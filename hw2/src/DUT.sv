==> flow/design.v <==
module FI (
    input logic vdd,  
    input logic gnd,  
    input logic data,  
    output logic out
);
    always_comb begin : mux
        case ({vdd, gnd})
            2'b00: out = data;
            2'b01: out = 1'b0;
            2'b10: out = 1'b1;
            2'b11: out = 1'bx;
        endcase
    end
endmodule
typedef enum logic [4:0] { 
    A_0, B_0, C_0, D_0, E_0, F_0, G_0, H_0, I_0, J_0, K_0, L_0, M_0,
    A_1, B_1, C_1, D_1, E_1, F_1, G_1, H_1, I_1, J_1, K_1, L_1, M_1, FaultFree, LoadAns
} faultlist;
module FSM (
    input clk,
    input rst,
    output logic [27:0] sel
);
    logic [4:0] cs, ns;
    always_ff @( posedge clk ) begin : CurrentState
        if (rst) begin
            cs <= FaultFree;
        end
        else begin
            cs <= ns;
        end
    end
    always_comb begin : NextState
        if (cs == LoadAns) begin
            ns = A_0;
        end
        else begin
            ns = cs + 5'b1;
        end
    end
    always_comb begin : decoder
        case (cs)
            A_0: sel = 28'b0000_0000_0000_0000_0000_0000_0001;
            B_0: sel = 28'b0000_0000_0000_0000_0000_0000_0010;
            C_0: sel = 28'b0000_0000_0000_0000_0000_0000_0100;
            D_0: sel = 28'b0000_0000_0000_0000_0000_0000_1000;
            E_0: sel = 28'b0000_0000_0000_0000_0000_0001_0000;
            F_0: sel = 28'b0000_0000_0000_0000_0000_0010_0000;
            G_0: sel = 28'b0000_0000_0000_0000_0000_0100_0000;
            H_0: sel = 28'b0000_0000_0000_0000_0000_1000_0000;
            I_0: sel = 28'b0000_0000_0000_0000_0001_0000_0000;
            J_0: sel = 28'b0000_0000_0000_0000_0010_0000_0000;
            K_0: sel = 28'b0000_0000_0000_0000_0100_0000_0000;
            L_0: sel = 28'b0000_0000_0000_0000_1000_0000_0000;
            M_0: sel = 28'b0000_0000_0000_0001_0000_0000_0000;
            A_1: sel = 28'b0000_0000_0000_0010_0000_0000_0000;
            B_1: sel = 28'b0000_0000_0000_0100_0000_0000_0000;
            C_1: sel = 28'b0000_0000_0000_1000_0000_0000_0000;
            D_1: sel = 28'b0000_0000_0001_0000_0000_0000_0000;
            E_1: sel = 28'b0000_0000_0010_0000_0000_0000_0000;
            F_1: sel = 28'b0000_0000_0100_0000_0000_0000_0000;
            G_1: sel = 28'b0000_0000_1000_0000_0000_0000_0000;
            H_1: sel = 28'b0000_0001_0000_0000_0000_0000_0000;
            I_1: sel = 28'b0000_0010_0000_0000_0000_0000_0000;
            J_1: sel = 28'b0000_0100_0000_0000_0000_0000_0000;
            K_1: sel = 28'b0000_1000_0000_0000_0000_0000_0000;
            L_1: sel = 28'b0001_0000_0000_0000_0000_0000_0000;
            M_1: sel = 28'b0010_0000_0000_0000_0000_0000_0000;
            FaultFree: sel = 28'b0100_0000_0000_0000_0000_0000_0000;
            LoadAns: sel = 28'b1000_0000_0000_0000_0000_0000_0000;
            default: sel = 28'bxxxx_xxxx_xxxx_xxxx_xxxx_xxxx_xxxx;
        endcase
    end
endmodule
module DUT (
    input clk,
    input rst,
    input A,
    input B,
    input C,
    input D,
    input E,
    output logic F,
    output logic Detect
);
    logic w_al;
    logic w_bi;
    logic w_cg;
    logic w_dg;
    logic w_eh;
    logic [1:0]w_gi;
    logic [1:0]w_hm;
    logic [1:0]w_i_stem;
    logic w_jl;
    logic w_km;
    logic [1:0]w_lf;
    logic [1:0]w_mf;
    logic w_fout;
    logic [27:0]sel;
    logic ans;
    FSM fsm(
        .clk(clk),
        .rst(rst),
        .sel(sel)
    );
    always_ff @( posedge clk ) begin : detect
        if (rst || sel[FaultFree]) begin
            ans <= F;
        end
        else begin
            ans <= ans;
        end
        if (ans != F) begin
            Detect <= 1'b1;
        end
        else begin
            Detect <= 1'b0;
        end
    end
    nor cdg(w_gi[0], w_cg, w_dg);
    not eh(w_hm[0], w_eh);
    and bgi(w_i_stem[0], w_bi, w_gi[1]);
    nor ajl(w_lf[0], w_al, w_jl);
    and khm(w_mf[0], w_km, w_hm[1]);
    or lmf(w_fout, w_lf[1], w_mf[1]);
    FI AL(.vdd(sel[A_1]), .gnd(sel[A_0]), .data(A), .out(w_al));
    FI BI(.vdd(sel[B_1]), .gnd(sel[B_0]), .data(B), .out(w_bi));
    FI CG(.vdd(sel[C_1]), .gnd(sel[C_0]), .data(C), .out(w_cg));
    FI DG(.vdd(sel[D_1]), .gnd(sel[D_0]), .data(D), .out(w_dg));
    FI EH(.vdd(sel[E_1]), .gnd(sel[E_0]), .data(E), .out(w_eh));
    FI GI(.vdd(sel[G_1]), .gnd(sel[G_0]), .data(w_gi[0]), .out(w_gi[1]));
    FI HM(.vdd(sel[H_1]), .gnd(sel[H_0]), .data(w_hm[0]), .out(w_hm[1]));
    FI I_STEM(.vdd(sel[I_1]), .gnd(sel[I_0]), .data(w_i_stem[0]), .out(w_i_stem[1]));
    FI JL(.vdd(sel[J_1]), .gnd(sel[J_0]), .data(w_i_stem[1]), .out(w_jl));
    FI KM(.vdd(sel[K_1]), .gnd(sel[K_0]), .data(w_i_stem[1]), .out(w_km));
    FI LF(.vdd(sel[L_1]), .gnd(sel[L_0]), .data(w_lf[0]), .out(w_lf[1]));
    FI MF(.vdd(sel[M_1]), .gnd(sel[M_0]), .data(w_mf[0]), .out(w_mf[1]));
    FI FOUT(.vdd(sel[F_1]), .gnd(sel[F_0]), .data(w_fout), .out(F));
endmodule
---- Tool chain data of DUT ----
Tool output for the design above, in the order of the flow.
Line numbers count from 1 in the design file above.
Operators carry their Yosys type and port widths (W data, S select, Z words).
Not given: --
set-up
  design top .............................. DUT
  clock ................................... clk
  cell library ............................ sky130hd
  corner .................................. tt_025C_1v80

---- Elaborated design ----
Source: Yosys, flattened and elaborated, memories not mapped. Widths are those after wreduce. Registers that Yosys merges into a memory's read port (data or address) are not register bits. Print and check cells do not count. Equal cells are merged and count once.
Yosys's memory passes give these memory sizes; they may raise the number of words (mostly to a power of two), join words into wider ones and drop unused or constant bits.
word-level totals
  bits in read-only memories .............. 896
  memories kept ........................... 1
  input port bits ......................... 7
  cells after elaboration ................. 72
  register bits ........................... 7
  output and inout bits ................... 2
cells by class
  bitwise logic cells ..................... 8
  reductions and logical operators ........ 15
  equality and inequality tests ........... 28
  muxes and demuxes ....................... 15
  add/subtract/negate cells ............... 1
memory list
  memory            words  width  rd ports  wr ports  RTL line  source
  (name not given)  32     28     1         0         43        case (cs)
operators with widths
  operator               count
  $pmux W1 S3            13
  $eq A2 B1 Y1 const B   13
  $eq A2 B2 Y1 const B   13
  $logic_not A2 Y1       13
  $add A5 B1 Y5 const B  1
  $eq A5 B5 Y1 const B   1
  $mux W5                1
  $or A1 B1 Y1           3
  $not A1 Y1             3
  $and A1 B1 Y1          2
  $reduce_or A2 Y1       1
  $ne A1 B1 Y1           1
  $logic_or A1 B1 Y1     1
  $mux W1                1

---- Longest topological paths ----
Longest topological path by Yosys (ltp), each cell counted once; first at word level (registers and memories cut), then after technology mapping (sequential cells cut; the memories' decode and read muxes count).
logic depth
  word-level depth ........................ 15
  ABC_AREA ................................ 0
  mapped depth ............................ 11
  depth with buffers taken out ............ 11

---- After synthesis ----
The flow's flattened synthesis, as Yosys stat reports it; memories are mapped. The netlist is that of the ABC_AREA named above (0 if unset); the other value can give another one.
The area totals of this step are shown rounded.
mapped netlist
  cells in the netlist .................... 82
  buffers ................................. 5
  mapped area ............................. 680 um2
  sequential area ......................... 150 um2
  flip-flop cells ......................... 7
cell types
  type                       count  area in all (um2)
  sky130_fd_sc_hd__dfxtp_1   6      120.115
  sky130_fd_sc_hd__ha_1      9      112.608
  sky130_fd_sc_hd__edfxtp_1  1      30.029
  sky130_fd_sc_hd__nor2_1    8      30.029
  sky130_fd_sc_hd__nand2_1   7      26.275
  sky130_fd_sc_hd__a21oi_1   5      25.024
  sky130_fd_sc_hd__a31oi_1   4      25.024
  sky130_fd_sc_hd__mux2_2    2      22.522
  sky130_fd_sc_hd__o32a_1    2      20.019
  sky130_fd_sc_hd__o32ai_2   1      16.266
  sky130_fd_sc_hd__a221oi_2  1      15.014
  sky130_fd_sc_hd__nor3b_1   2      15.014
  sky130_fd_sc_hd__nand2b_4  1      13.763
  sky130_fd_sc_hd__and2_1    2      12.512
  sky130_fd_sc_hd__nand2b_1  2      12.512
  sky130_fd_sc_hd__nor2b_1   2      12.512
  sky130_fd_sc_hd__buf_6     1      11.261
  sky130_fd_sc_hd__inv_1     3      11.261
Other cell types: 21; their cells: 23.
The figures by module come from a second, unflattened synthesis with its own total; it is not the netlist above.
second synthesis, totals
  cell total of the unflattened synthesis .. 123
  area total of the unflattened synthesis .. 1000 um2
Each row is one instance without its submodules.
modules
  module  area (um2)  seq. area (um2)  times used  cells
  FSM     500         100              1           74
  FI      31          0.0              13          3
  DUT     95          50               1           10

---- Worst setup path after synthesis ----
Source: OpenSTA report_checks on the synthesized netlist (no wires, ideal clock, input and output delay 20% of the period each), path of least setup slack; recovery checks are left aside. Register names are those of the netlist, which keeps one name where synthesis merged equal registers.
timing path post-synthesis
  path type ............................... register to output
  from .................................... register fsm.cs[0]
  to ...................................... output F
  path slack .............................. 224 ps
  required time ........................... 2664 ps
  launch time at the first pin ............ 0 ps
  path buffers ............................ 0
  stages on the path ...................... 11
  delay of the path ....................... 2440 ps
  data arrival time ....................... 2440 ps
  external output delay ................... 666 ps
  period .................................. 3330 ps
  synthesis period reached ................ 3106 ps
"delay of the path" = arrival - input delay + setup time.
At an output port there is no setup time.
"stages on the path": output pins that drive a net of the path, with the launching flip-flop's if there is one; two outputs of one cell count as two.
"synthesis period reached" is the clock period less the worst setup slack; recovery checks do not enter. This is arithmetic on one report: input and output delays are still those of the set period (20% each).
The rows between start and end are the longest chain of elaborated cells between them; the timing report does not say that the signal goes this way. Where chains are equally long, one stands for them.
Each line given opens the expression or statement behind the cell; cells for indexed reads and writes are added by Yosys, which also makes memories of some case tables.
The chain passes a memory read, where the word-level depth is cut; so it can be longer than that depth.
on the way, post-synthesis
  cell sequence ........................... sky130_fd_sc_hd__dfxtp_1 > sky130_fd_sc_hd__inv_1 > sky130_fd_sc_hd__ha_1 > sky130_fd_sc_hd__nand2b_1 > sky130_fd_sc_hd__or3_1 > sky130_fd_sc_hd__ha_1 > sky130_fd_sc_hd__mux2_2 > sky130_fd_sc_hd__a221oi_2 > sky130_fd_sc_hd__a31oi_1 > sky130_fd_sc_hd__o32a_1 > sky130_fd_sc_hd__o32ai_2
  length of the longest elaborated chain .. 14
  elaborated cells between the ends (all ways) .. 61
  RTL lines with such cells ............... 8
  those cells by class .................... eq/ne: 26; mux: 13; logic: 8; reduce/logical: 13; memory: 1
RTL lines, path post-synthesis
  element          RTL line  source
  from (decl)      25        logic [4:0] cs, ns;
  from (assign)    28        cs <= FaultFree;
  from (assign)    31        cs <= ns;
  $mem_v2 Z32 W28  43        case (cs)
  $eq A2 B2 Y1     8         case ({vdd, gnd})
  $pmux W1 S3      8
  $or A1 B1 Y1     121       nor cdg(w_gi[0], w_cg, w_dg);
  $not A1 Y1       121
  $pmux W1 S3      8
  $and A1 B1 Y1    123       and bgi(w_i_stem[0], w_bi, w_gi[1]);
  $pmux W1 S3 x2   8
  $or A1 B1 Y1     124       nor ajl(w_lf[0], w_al, w_jl);
  $not A1 Y1       124
  $pmux W1 S3      8
  $or A1 B1 Y1     126       or lmf(w_fout, w_lf[1], w_mf[1]);
  $pmux W1 S3      8
  to (decl)        84        output logic F,

---- Worst path after layout ----
Path of least setup slack in the final report of flow run 1 (OpenROAD, finished layout, wires in). Where an end is a register, its clock arrival counts in the times.
The path's times are printed in steps of 10 ps; the period is the one set.
timing path post-layout
  path type ............................... register to output
  from .................................... register fsm.cs[0]
  to ...................................... output F
  period .................................. 4290 ps
  path buffers ............................ 1
  launch time at the first pin ............ 240 ps
  required time ........................... 3430 ps
  external output delay ................... 860 ps
  data arrival time ....................... 2820 ps
  stages on the path ...................... 12
  path slack .............................. 610 ps
The rows between start and end are the longest chain of elaborated cells between them; the timing report does not say that the signal goes this way. Where chains are equally long, one stands for them.
The chain passes a memory read, where the word-level depth is cut; so it can be longer than that depth.
on the way, post-layout
  cell sequence ........................... sky130_fd_sc_hd__dfxtp_2 > sky130_fd_sc_hd__inv_2 > sky130_fd_sc_hd__ha_1 > sky130_fd_sc_hd__nand2b_1 > sky130_fd_sc_hd__or3_1 > sky130_fd_sc_hd__ha_1 > sky130_fd_sc_hd__mux2_2 > sky130_fd_sc_hd__a221oi_2 > sky130_fd_sc_hd__a31oi_1 > sky130_fd_sc_hd__o32a_1 > sky130_fd_sc_hd__o32ai_4 > sky130_fd_sc_hd__buf_2
  length of the longest elaborated chain .. 14
  elaborated cells between the ends (all ways) .. 61
  RTL lines with such cells ............... 8
  those cells by class .................... eq/ne: 26; mux: 13; logic: 8; reduce/logical: 13; memory: 1
RTL lines, path post-layout
  element          RTL line  source
  from (decl)      25        logic [4:0] cs, ns;
  from (assign)    28        cs <= FaultFree;
  from (assign)    31        cs <= ns;
  $mem_v2 Z32 W28  43        case (cs)
  $eq A2 B2 Y1     8         case ({vdd, gnd})
  $pmux W1 S3      8
  $or A1 B1 Y1     121       nor cdg(w_gi[0], w_cg, w_dg);
  $not A1 Y1       121
  $pmux W1 S3      8
  $and A1 B1 Y1    123       and bgi(w_i_stem[0], w_bi, w_gi[1]);
  $pmux W1 S3 x2   8
  $or A1 B1 Y1     124       nor ajl(w_lf[0], w_al, w_jl);
  $not A1 Y1       124
  $pmux W1 S3      8
  $or A1 B1 Y1     126       or lmf(w_fout, w_lf[1], w_mf[1]);
  $pmux W1 S3      8
  to (decl)        84        output logic F,

2 stored runs of DUT in the flow (synthesis by Yosys, layout by OpenROAD, sky130hd cells), in arbitrary order. Constraints: input delay and output delay 20% of the set period each, output load 0.01 pF.
"achieved period": clock period set for the run, less the worst setup slack. It is reckoned from that one timing run; input and output delays stay at 20% of the period that was set.
"worst setup path time" is the time allowed to the run's worst setup path (the clock period less input and output delay, where it has them) less its slack. Clock arrival times count: a late capture clock shortens it, a late launch clock lengthens it.
"worst setup path time" is known to 10 ps.
Results are given in rounded form.

---- flow run 1 ----
settings
  period_ns = 4.29
  CORE_UTILIZATION = 39
  SETUP_SLACK_MARGIN = 0.4
  CELL_PAD_IN_SITES_GLOBAL_PLACEMENT = 0
  CELL_PAD_IN_SITES_DETAIL_PLACEMENT = 0
  TNS_END_PERCENT = 70
  CTS_CLUSTER_DIAMETER = 395
  SLEW_MARGIN = 40
  MIN_ROUTING_LAYER = met1
  MAX_ROUTING_LAYER = met4
  CAP_MARGIN = 20
  CORE_MARGIN = 2
results
  achieved period ......................... 3682 ps
  final setup TNS ......................... 0 ps
  setup slack of the worst path ........... 610 ps
  worst setup path time ................... 2820 ps
  kind of the worst setup path ............ register to output
  utilization of the finished layout ...... 49%
  synthesized cell area ................... 680 um2
  area of the die ......................... 2100 um2

---- flow run 2 ----
settings
  period_ns = 3.8
  SETUP_SLACK_MARGIN = 0.37
  CAP_MARGIN = 20
  CORE_MARGIN = 2
  CORE_UTILIZATION = 40
  SLEW_MARGIN = 20
results
  final setup TNS ......................... 0 ps
  utilization of the finished layout ...... 62%
  area of the die ......................... 2100 um2
  synthesized cell area ................... 680 um2
  worst setup path time ................... 2670 ps
  kind of the worst setup path ............ register to output
  achieved period ......................... 3434 ps
  setup slack of the worst path ........... 370 ps
