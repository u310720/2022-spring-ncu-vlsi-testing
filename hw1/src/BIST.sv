==> flow/design.v <==
module BIST #(
    parameter N = 16  
) (
    input rst,  
    input clk,  
    input test,  
    input [N - 1 :0] sum_fbk,  
    input cn_fbk,  
    output logic c0_pat,  
    output logic [N - 1:0] x_pat,  
    output logic [N - 1:0] y_pat,   
    output logic p_f  
);
    logic [2:0] state;  
    logic en;
    always_ff @( posedge clk ) begin : set_en
        if (state == 3'd7 | rst | !test) begin
            en <= 1'b0;
        end
        else begin
            en <= 1'b1;
        end
    end
    always_ff @( posedge clk ) begin : rst_test_ctrl_count_up
        if (rst) begin 
            state <= 3'd0;
        end
        else begin 
            state <= (test & en) ? state + 3'd1 : state; 
        end   
    end
    always_ff @( posedge clk ) begin : gen_c0_pat
        parameter [7:0] cin_odd = 8'b0001_0111;
        case (state)
            3'd0: c0_pat <= cin_odd[0];
            3'd1: c0_pat <= cin_odd[1];
            3'd2: c0_pat <= cin_odd[2];
            3'd3: c0_pat <= cin_odd[3];
            3'd4: c0_pat <= cin_odd[4];
            3'd5: c0_pat <= cin_odd[5];
            3'd6: c0_pat <= cin_odd[6];
            3'd7: c0_pat <= cin_odd[7];
        endcase
    end
    genvar i;
    generate  
        parameter [7:0] x_odd   = 8'b0010_1011;
        parameter [7:0] x_even  = 8'b0011_0011;
        parameter [7:0] y_odd   = 8'b0100_1101;
        parameter [7:0] y_even  = 8'b0101_0101;
        for (i = 0; i + 1 < N; i = i + 2) begin
            always_ff @( posedge clk ) begin : pat_gen
                case (state)
                    3'd0: begin
                        x_pat[i] <= x_even[0];
                        y_pat[i] <= y_even[0];
                        x_pat[i + 1] <= x_odd[0];
                        y_pat[i + 1] <= y_odd[0];
                    end
                    3'd1: begin
                        x_pat[i] <= x_even[1];
                        y_pat[i] <= y_even[1];
                        x_pat[i + 1] <= x_odd[1];
                        y_pat[i + 1] <= y_odd[1];
                    end
                    3'd2: begin
                        x_pat[i] <= x_even[2];
                        y_pat[i] <= y_even[2];
                        x_pat[i + 1] <= x_odd[2];
                        y_pat[i + 1] <= y_odd[2];
                    end
                    3'd3: begin
                        x_pat[i] <= x_even[3];
                        y_pat[i] <= y_even[3];
                        x_pat[i + 1] <= x_odd[3];
                        y_pat[i + 1] <= y_odd[3];
                    end
                    3'd4: begin
                        x_pat[i] <= x_even[4];
                        y_pat[i] <= y_even[4];
                        x_pat[i + 1] <= x_odd[4];
                        y_pat[i + 1] <= y_odd[4];
                    end
                    3'd5: begin
                        x_pat[i] <= x_even[5];
                        y_pat[i] <= y_even[5];
                        x_pat[i + 1] <= x_odd[5];
                        y_pat[i + 1] <= y_odd[5];
                    end
                    3'd6: begin
                        x_pat[i] <= x_even[6];
                        y_pat[i] <= y_even[6];
                        x_pat[i + 1] <= x_odd[6];
                        y_pat[i + 1] <= y_odd[6];
                    end
                    3'd7: begin
                        x_pat[i] <= x_even[7];
                        y_pat[i] <= y_even[7];
                        x_pat[i + 1] <= x_odd[7];
                        y_pat[i + 1] <= y_odd[7];
                    end
                endcase
            end
        end
        for (i = 0; i < N % 2; i = i + 1) begin
            always_ff @( posedge clk ) begin : pat_gen_res
                case (state)
                    3'd0: begin
                        x_pat[i + 1] <= x_odd[0];
                        y_pat[i + 1] <= y_odd[0];
                    end
                    3'd1: begin
                        x_pat[i + 1] <= x_odd[1];
                        y_pat[i + 1] <= y_odd[1];
                    end
                    3'd2: begin
                        x_pat[i + 1] <= x_odd[2];
                        y_pat[i + 1] <= y_odd[2];
                    end
                    3'd3: begin
                        x_pat[i + 1] <= x_odd[3];
                        y_pat[i + 1] <= y_odd[3];
                    end
                    3'd4: begin
                        x_pat[i + 1] <= x_odd[4];
                        y_pat[i + 1] <= y_odd[4];
                    end
                    3'd5: begin
                        x_pat[i + 1] <= x_odd[5];
                        y_pat[i + 1] <= y_odd[5];
                    end
                    3'd6: begin
                        x_pat[i + 1] <= x_odd[6];
                        y_pat[i + 1] <= y_odd[6];
                    end
                    3'd7: begin
                        x_pat[i + 1] <= x_odd[7];
                        y_pat[i + 1] <= y_odd[7];
                    end
                endcase
            end
        end
    endgenerate
    always_ff @( posedge clk ) begin : detect
        if (rst) begin
            p_f <= 1'b0;
        end
        else if (!(en & test & ({cn_fbk, sum_fbk} != x_pat + y_pat + c0_pat))) begin
            p_f <= (p_f == 1'b1) ? 1'b1 : 1'b0;
        end
        else begin
            p_f <= 1'b1;
        end
    end
endmodule
# From RTL to reports: BIST
# What the tools print for BIST, step after step.
# Lines are those of the file above, counted from 1.
setup:
  top: "BIST"
  clock: "clk"
  lib: "sky130hd"
  corner: "tt_025C_1v80"

# After elaboration
# Counts by Yosys on the flattened word-level netlist (proc, flatten, opt, wreduce; memories kept). Register bits leave out memories and registers merged into their read ports (data or address); mux counts leave out enables and synchronous resets folded into registers. Print and check cells are left out.
# Yosys's memory passes give these memory sizes; they may raise the number of words (mostly to a power of two), join words into wider ones and drop unused or constant bits.
bits:
  regBits: 5
  rom_bits: 264
  clocked_rd_ports_x_width: 33
  n_memories: 9
  inputBits: 20
  elab_cells: 25
classes:
  add_sub_neg: 3
  eq_ne: 2
  n_mux: 3
  bitwise: 4
  reduce_logical: 1
mem_list:
  columns: ["memory", "words", "word_bits", "read_ports", "write_ports", "line_no", "rtl"]
  rows:
  - ["(no name shown)", 8, 4, 1, 0, 53, "case (state)"]
  - ["(no name shown)", 8, 4, 1, 0, 53, null]
  - ["(no name shown)", 8, 4, 1, 0, 53, null]
  - ["(no name shown)", 8, 4, 1, 0, 53, null]
  - ["(no name shown)", 8, 4, 1, 0, 53, null]
  - ["(no name shown)", 8, 4, 1, 0, 53, null]
# Further memories, not shown: 3.
ops:
  columns: ["cell", "n"]
  rows:
  - ["adder 16 x 16 -> 17 bit", 1]
  - ["adder 17 x 1 -> 17 bit", 1]
  - ["inequality test 17 bit", 1]
  - ["adder 3 x 1 -> 3 bit (second input constant)", 1]
  - ["equality test 3 bit (second input constant)", 1]
  - ["two-way mux 1 bit", 3]
  - ["bitwise AND 1 bit", 2]
  - ["OR 1 bit", 2]
  - ["logical NOT 1 bit", 1]

# Longest topological paths
# Yosys ltp: most cells in a row. Word level: on the elaborated netlist, between registers, memories and ports. Mapped: between sequential cells and ports; inverters and the memories' decode and read muxes count.
depth:
  word_depth: 5
  ABC_AREA: 0
  depth_mapped: 7
  ltp_nobuf: 7

# After synthesis
# The flow's flattened synthesis, as Yosys stat reports it; memories are mapped. The netlist is that of the ABC_AREA named above (0 if unset); the other value can give another one.
# Totals and module areas in this step are rounded.
types:
  columns: ["cell", "n", "type_area_um2"]
  rows:
  - ["sky130_fd_sc_hd__buf_4", 28, 210.202]
  - ["sky130_fd_sc_hd__dfxtp_1", 10, 200.192]
  - ["sky130_fd_sc_hd__ha_1", 10, 125.12]
  - ["sky130_fd_sc_hd__xnor2_1", 6, 52.55]
  - ["sky130_fd_sc_hd__fa_1", 2, 40.038]
  - ["sky130_fd_sc_hd__mux2i_1", 4, 40.038]
  - ["sky130_fd_sc_hd__nand2_1", 8, 30.029]
  - ["sky130_fd_sc_hd__a21oi_1", 4, 20.019]
  - ["sky130_fd_sc_hd__inv_1", 5, 18.768]
  - ["sky130_fd_sc_hd__nor4_1", 3, 18.768]
  - ["sky130_fd_sc_hd__and4_1", 2, 17.517]
  - ["sky130_fd_sc_hd__nand3_1", 3, 15.014]
  - ["sky130_fd_sc_hd__o21ai_0", 3, 15.014]
  - ["sky130_fd_sc_hd__a21oi_2", 1, 8.758]
  - ["sky130_fd_sc_hd__a311oi_1", 1, 8.758]
  - ["sky130_fd_sc_hd__xor2_1", 1, 8.758]
  - ["sky130_fd_sc_hd__a21o_1", 1, 7.507]
  - ["sky130_fd_sc_hd__nand3b_1", 1, 7.507]
# Not listed: further types 4, cells in them 5.
synth_totals:
  stdcells: 98
  synth_area_um2: 870.8
  sequential_area_um2: 200.2
  ff_cells: 10

# Worst setup path after synthesis
# Source: OpenSTA report_checks on the synthesized netlist (no wires, ideal clock, input and output delay 20% of the period each), path of least setup slack; recovery checks are left aside. Register names are those of the netlist, which keeps one name where synthesis merged equal registers.
synth_path:
  path_type: "register to register"
  from: "register x_pat[12]"
  to: "register p_f"
  tclk_ns: 3.38
  arrival_ns: 2.063
  required_time_ns: 3.248
  path_slack_ns: 1.185
  delay_ns: 2.195
  stages: 8
  n_path_buf: 0
  synth_period_reached_ns: 2.195
# "delay_ns" = arrival - input delay + setup time.
# "stages" counts driving pins, that of a launching flip-flop among them; a cell with two outputs on the path counts twice.
# "synth_period_reached_ns" = period - worst setup slack (recovery checks aside). The figure is calculated, with input and output delays left at 20% of the set period.
# Between the ends stands the longest chain of elaborated cells between them, by number of cells; it is not shown to be the way that was timed. Of several equally long chains one is given.
# Each line given opens the expression or statement behind the cell; cells for indexed reads and writes are added by Yosys, which also makes memories of some case tables.
# A register here has more assigning lines than the two given.
synth_between:
  cell_sequence: "sky130_fd_sc_hd__dfxtp_1 sky130_fd_sc_hd__fa_1 sky130_fd_sc_hd__fa_1 sky130_fd_sc_hd__a21o_1 sky130_fd_sc_hd__a21oi_2 sky130_fd_sc_hd__xor2_1 sky130_fd_sc_hd__mux2i_1 sky130_fd_sc_hd__a311oi_1"
  elab_chain_cells: 5
synth_rtl:
  columns: ["element", "line_no", "rtl"]
  rows:
  - ["start: declaration", 10, "output logic [N - 1:0] x_pat,"]
  - ["start: assignment", 55, "x_pat[i] <= x_even[0];"]
  - ["start: assignment", 57, "x_pat[i + 1] <= x_odd[0];"]
  - ["adder 16 x 16 -> 17 bit", 148, "else if (!(en & test & ({cn_fbk, sum_fbk} != x_pat + y_pat + c0_pat))) begin"]
  - ["adder 17 x 1 -> 17 bit", 148, null]
  - ["inequality test 17 bit", 148, null]
  - ["bitwise AND 1 bit", 148, null]
  - ["two-way mux 1 bit", 148, null]
  - ["end: assignment", 146, "p_f <= 1'b0;"]
  - ["end: assignment", 149, "p_f <= (p_f == 1'b1) ? 1'b1 : 1'b0;"]
  - ["end: declaration", 12, "output logic p_f"]

# Timing after layout
# From the final timing report of job 2: the path of least setup slack in the routed layout; clock arrival at registers is part of the times.
layout_path:
  path_type: "register to register"
  from: "register c0_pat"
  to: "register p_f"
  tclk_ns: 2.08
  arrival_ns: 2.26
  required_time_ns: 2.23
  path_slack_ns: -0.03
  stages: 8
  n_path_buf: 0
# Between the ends stands the longest chain of elaborated cells between them, by number of cells; it is not shown to be the way that was timed. Of several equally long chains one is given.
# A register here has more assigning lines than the two given.
layout_between:
  cell_sequence: "sky130_fd_sc_hd__dfxtp_2 sky130_fd_sc_hd__fa_2 sky130_fd_sc_hd__fa_2 sky130_fd_sc_hd__a21o_1 sky130_fd_sc_hd__a21oi_2 sky130_fd_sc_hd__xor2_1 sky130_fd_sc_hd__mux2i_1 sky130_fd_sc_hd__a311oi_1"
  elab_chain_cells: 4
layout_rtl:
  columns: ["element", "line_no", "rtl"]
  rows:
  - ["start: declaration", 9, "output logic c0_pat,"]
  - ["start: assignment", 35, "3'd0: c0_pat <= cin_odd[0];"]
  - ["start: assignment", 36, "3'd1: c0_pat <= cin_odd[1];"]
  - ["adder 17 x 1 -> 17 bit", 148, "else if (!(en & test & ({cn_fbk, sum_fbk} != x_pat + y_pat + c0_pat))) begin"]
  - ["inequality test 17 bit", 148, null]
  - ["bitwise AND 1 bit", 148, null]
  - ["two-way mux 1 bit", 148, null]
  - ["end: assignment", 146, "p_f <= 1'b0;"]
  - ["end: assignment", 149, "p_f <= (p_f == 1'b1) ? 1'b1 : 1'b0;"]
  - ["end: declaration", 12, "output logic p_f"]

# Flow measurements of BIST on sky130hd: 2 stored runs with different settings, listed in no order. Input and output delays are each 20% of the period that was set; the output load is 0.01 pF.
# By "clock_period_reached_ns" is meant the clock period of the run minus its worst setup slack. This is arithmetic on one report: input and output delays are still those of the set period (20% each).
# "worst_path_ns" = time allowed to the worst setup path (clock period - input delay - output delay, where it has them) - its slack; a late launch clock adds to it, a late capture clock takes from it.
# "fin_power_w" rests on the timing tool's default activity at the inputs, not on a simulated workload.
# Measured values are rounded.
runs:
  - name: "job 1"
    settings:
      period_ns: 2.7
      CORE_UTILIZATION: 71
      CAP_MARGIN: 20
      CORE_MARGIN: 2
      SLEW_MARGIN: 20
    outcome: "stopped before the end: placement reported GPL-0301"
  - name: "job 2"
    settings:
      period_ns: 2.08
      CORE_UTILIZATION: 35
      PLACE_DENSITY_LB_ADDON: 0.15
      CORE_MARGIN: 9
      CTS_CLUSTER_SIZE: 18
      CTS_CLUSTER_DIAMETER: 348
      CAP_MARGIN: 20
      MIN_ROUTING_LAYER: "met2"
      MAX_ROUTING_LAYER: "met5"
      SLEW_MARGIN: 20
    results:
      fin_power_w: 0.0005556
      final_setup_tns_ns: -0.030
      ws_setup_ns: -0.030
      yosys.chip_area_um2: 870.8
      layout_utilization_pct: 56.0
      worst_path_ns: 2.11
      path_kind: "register to register"
      clock_period_reached_ns: 2.110
      stdcell_area_um2: 1286
      design.die.area_um2: 4608
      ws_hold_ns: 0.475
